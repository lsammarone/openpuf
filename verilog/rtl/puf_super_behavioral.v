==> flow/design.v <==
module BR128 
(
  input wire RESET,
  input wire [127:0] C,
  output wire OUT
);
  supply1 VDD;
  supply0 VSS;
endmodule
module BR32 
(
  input wire RESET,
  input wire [31:0] C,
  output wire OUT
);
  supply1 VDD;
  supply0 VSS;
endmodule
module BR64 
(
  input wire RESET,
  input wire [63:0] C,
  output wire OUT
);
  supply1 VDD;
  supply0 VSS;
endmodule
module ChalShiftReg
(
  input wire  clk,
  input wire si,
  input wire rstn,
  output [127:0] c,
  output wire so
);
  reg [127:0] c;
  always @ (posedge clk or negedge rstn) begin
    if (~rstn) begin
      c[127:0] <= 0;
    end else begin
      c[127:0] <= {c[126:0], si};
    end
  end
  assign so = c[127];
endmodule
`default_nettype none
module puf 
(
    input wire reset,
    input wire [1:0] length,
    input wire [127:0] c,
    output reg out
);
  reg [3:0] reset_in;
  wire out_32;
  wire out_64;
  wire out_128;
  always @ (*) begin
    case(length)
      2'b00: begin 
               reset_in <= {3'b111, reset};
               out <= out_32;
             end
      2'b01: begin
               reset_in <= {2'b11, reset, 1'b1};
               out <= out_64; 
             end  
      2'b10: begin
               reset_in <= {1'b1, reset, 2'b11};
               out <= out_128;
             end  
      2'b11: begin
               reset_in <= {1'b1, reset, 2'b11};
               out <= out_128;
             end
    endcase
  end
  BR32 BR32_inst (
    .RESET(reset_in[0]),
    .C(c[31:0]),
    .OUT(out_32)
  );
  BR64 BR64_inst (
    .RESET(reset_in[1]),
    .C(c[63:0]),
    .OUT(out_64)
  );
  BR128 BR128_inst (
    .RESET(reset_in[2]),
    .C(c[127:0]),
    .OUT(out_128)
  );
endmodule
`default_nettype wire
`default_nettype none
module puf_super #(
    parameter BITS = 32
) (
    input wire reset,
    input wire clk,
    input wire si,
    input wire rstn,
    input wire [1:0] puf_sel,
    input wire [1:0] length,
    output reg out,
    output wire so
);
  reg [3:0] reset_puf;
  reg [127:0] c;
  wire out_1;
  wire out_2;
  wire out_3;
  wire out_4;
  always @ (*) begin
    case(puf_sel)
      2'b00: begin 
               reset_puf <= {3'b111, reset};
               out <= out_1;
             end
      2'b01: begin
               reset_puf <= {2'b11, reset, 1'b1};
               out <= out_2; 
             end  
      2'b10: begin
               reset_puf <= {1'b1, reset, 2'b11};
               out <= out_3;
             end  
      2'b11: begin
               reset_puf <= {reset, 3'b111};
               out <= out_4;
             end
    endcase
  end
  ChalShiftReg ChalShiftReg_inst (
    .clk(clk),
    .si(si),
    .rstn(rstn),
    .c(c),
    .so(so)
  );
  puf puf1_inst (
    .reset(reset_puf[0]),
    .length(length),
    .c(c),
    .out(out_1)
  );
  puf puf2_inst (
    .reset(reset_puf[1]),
    .length(length),
    .c(c),
    .out(out_2)
  );
  puf puf3_inst (
    .reset(reset_puf[2]),
    .length(length),
    .c(c),
    .out(out_3)
  );
  puf puf4_inst (
    .reset(reset_puf[3]),
    .length(length),
    .c(c),
    .out(out_4)
  );
endmodule
`default_nettype wire
---- Reports on puf_super ----
Tool output for the design above, in the order of the flow.
Line numbers count from 1 in the design file above.
Operators: Yosys type, input widths -> output width; for muxes data width and select width s.
Not given: --
design
  top ..................................... puf_super
  clock port .............................. clk
  standard-cell library ................... sky130hd
  timing corner ........................... tt_025C_1v80

---- Word level ----
Yosys after proc, flatten, opt, wreduce and memory -nomap, before mapping. Enables and synchronous resets that opt folds into registers are not counted as muxes. Memory bits, and registers merged into a memory's read port (data or address), are not among the register bits. Print and check cells are not counted. Equal cells are merged and count once.
operators by class
  equality and inequality tests ........... 6
  mux-type cells .......................... 5
  reductions and logical operators ........ 3
operators by type and width
  kind                count
  $pmux 1 s3          4
  $eq 2x2->1 const B  4
  $eq 2x1->1 const B  2
  $logic_not 2->1     2
  $pmux 1 s4          1
  $reduce_or 2->1     1
bit counts
  bits in registers ....................... 128
  input bits .............................. 8
  output and inout bits ................... 2

---- Longest topological paths ----
Depth = most cells in a row (Yosys ltp): at word level without a register or memory, in the mapped netlist without a sequential cell, where the memories' decode and read muxes count.
logic depth
  depth after elaboration ................. 4
  ABC_AREA ................................ 0
  mapped depth ............................ 1
  gate-level depth less buffers ........... 0

---- Synthesis result ----
The flow's flattened synthesis, as Yosys stat reports it; memories are mapped. The netlist is that of the ABC_AREA named above (0 if unset); the other value can give another one.
mapped netlist
  cells in the netlist .................... 130
  synthesis area .......................... 0.0032143 mm^2
  sequential area ......................... 0.0032031 mm^2
  flip-flop cells ......................... 128
  buffers ................................. 1
cells by type
  cell type                 count  area in all (um^2)
  sky130_fd_sc_hd__dfrtp_1  128    3.2E+03
  sky130_fd_sc_hd__buf_4    1      7.507
  sky130_fd_sc_hd__conb_1   1      3.754
The figures by module come from a second, unflattened synthesis with its own total; it is not the netlist above.
second synthesis, totals
  cells (unflattened synthesis) ........... 186
  area total of the unflattened synthesis .. 0.0035559 mm^2
Each row is one instance without its submodules.
by module
  module        instances  cells  area (mm^2)
  ChalShiftReg  1          129    0.0032106
  puf           4          7      0.0000388
  puf_super     1          5      0.0000551
  BR128         4          2      0.0000113
  BR32          4          2      0.0000113
  BR64          4          2      0.0000113

---- Path before layout ----
Source: OpenSTA report_checks on the synthesized netlist (no wires, ideal clock, input and output delay 20% of the period each), path of least setup slack; recovery checks are left aside. Register names are those of the netlist, which keeps one name where synthesis merged equal registers.
timing post-synthesis
  path type ............................... register to output
  from .................................... reg ChalShiftReg_inst.c[127]
  to ...................................... out so
  period .................................. 0.727 ns
  time at the first pin ................... 0.000 ns
  data arrival time ....................... 0.376 ns
  data required time ...................... 0.582 ns
  slack ................................... 0.206 ns
  path delay .............................. 0.376 ns
  stages .................................. 1
  synthesis period reached ................ 0.521 ns
"path delay" is the arrival time less input delay plus setup time.
A path that ends at an output port has no setup time.
"stages": output pins that drive a net of the path, with the launching flip-flop's if there is one; two outputs of one cell count as two.
"synthesis period reached" is the clock period less the worst setup slack; recovery checks do not enter. This is arithmetic on one report: input and output delays are still those of the set period (20% each).
on the way, post-synthesis
  cells stage by stage .................... sky130_fd_sc_hd__dfrtp_1
  length of the longest elaborated chain .. 0
ends and longest elaborated chain, post-synthesis
  what                RTL line  RTL
  start: declaration  33        output [127:0] c,
  start: assignment   39        c[127:0] <= 0;
  start: assignment   41        c[127:0] <= {c[126:0], si};
  end: declaration    106       output wire so

---- Path in the finished layout ----
Path of least setup slack in the final report of job 2 (OpenROAD, finished layout, wires in). Where an end is a register, its clock arrival counts in the times.
timing post-layout
  path type ............................... register to output
  from .................................... reg ChalShiftReg_inst.c[127]
  to ...................................... out so
  period .................................. 0.454 ns
  time at the first pin ................... 0.50 ns
  data arrival time ....................... 1.00 ns
  data required time ...................... 0.36 ns
  slack ................................... -0.63 ns
  stages .................................. 2
on the way, post-layout
  cells stage by stage .................... sky130_fd_sc_hd__dfrtp_1 sky130_fd_sc_hd__buf_6
  length of the longest elaborated chain .. 0
ends and longest elaborated chain, post-layout
  what                RTL line  RTL
  start: declaration  33        output [127:0] c,
  start: assignment   39        c[127:0] <= 0;
  start: assignment   41        c[127:0] <= {c[126:0], si};
  end: declaration    106       output wire so

Hand-over note for puf_super

Flow measurements of puf_super on sky130hd: 2 stored runs with different settings, listed in no order. Input and output delays are each 20% of the period that was set; the output load is 0.01 pF.
"reached clock period" means the clock period less the worst setup slack. The figure is calculated, with input and output delays left at 20% of the set period.
By "time on the worst setup path" is meant the share of the clock period that the worst setup path is allowed (20% is reserved at inputs, 20% at outputs), minus its slack. Clock arrival times at its registers enter into it.
"total power after layout" rests on the timing tool's default activity at the inputs, not on a simulated workload.

---- job 1 ----
settings
  period_ns = 0.545
  CORE_UTILIZATION = 66
  PLACE_DENSITY = 0.61
  CORE_ASPECT_RATIO = 1.25
  TNS_END_PERCENT = 80
  GPL_ROUTABILITY_DRIVEN = 0
  CAP_MARGIN = 35
  SLEW_MARGIN = 0
  CORE_MARGIN = 2
results
  did not finish, clock tree synthesis stopped with DPL-0033

---- job 2 ----
settings
  period_ns = 0.454
  CORE_UTILIZATION = 53
  SETUP_SLACK_MARGIN = 0.03
  PLACE_DENSITY_LB_ADDON = 0.24
  HOLD_SLACK_MARGIN = 0.02
  CELL_PAD_IN_SITES_GLOBAL_PLACEMENT = 0
  CELL_PAD_IN_SITES_DETAIL_PLACEMENT = 0
  TNS_END_PERCENT = 55
  ABC_AREA = 0
  GPL_TIMING_DRIVEN = 1
  CTS_CLUSTER_DIAMETER = 80
  SLEW_MARGIN = 30
  CAP_MARGIN = 20
  CORE_MARGIN = 2
results
  mapped cell area after synthesis ........ 0.0032143 mm^2
  total die area .......................... 0.0067035 mm^2
  standard-cell area after layout ......... 0.0039938 mm^2
  post-route utilization .................. 67.9%
  worst slack on setup checks ............. -0.634 ns
  setup TNS ............................... -3.665 ns
  smallest hold slack ..................... 0.036 ns
  total power after layout ................ 0.025203 W
  reached clock period .................... 1.088 ns
  time on the worst setup path ............ 1.00 ns
  critical path kind ...................... register to output

End of note.
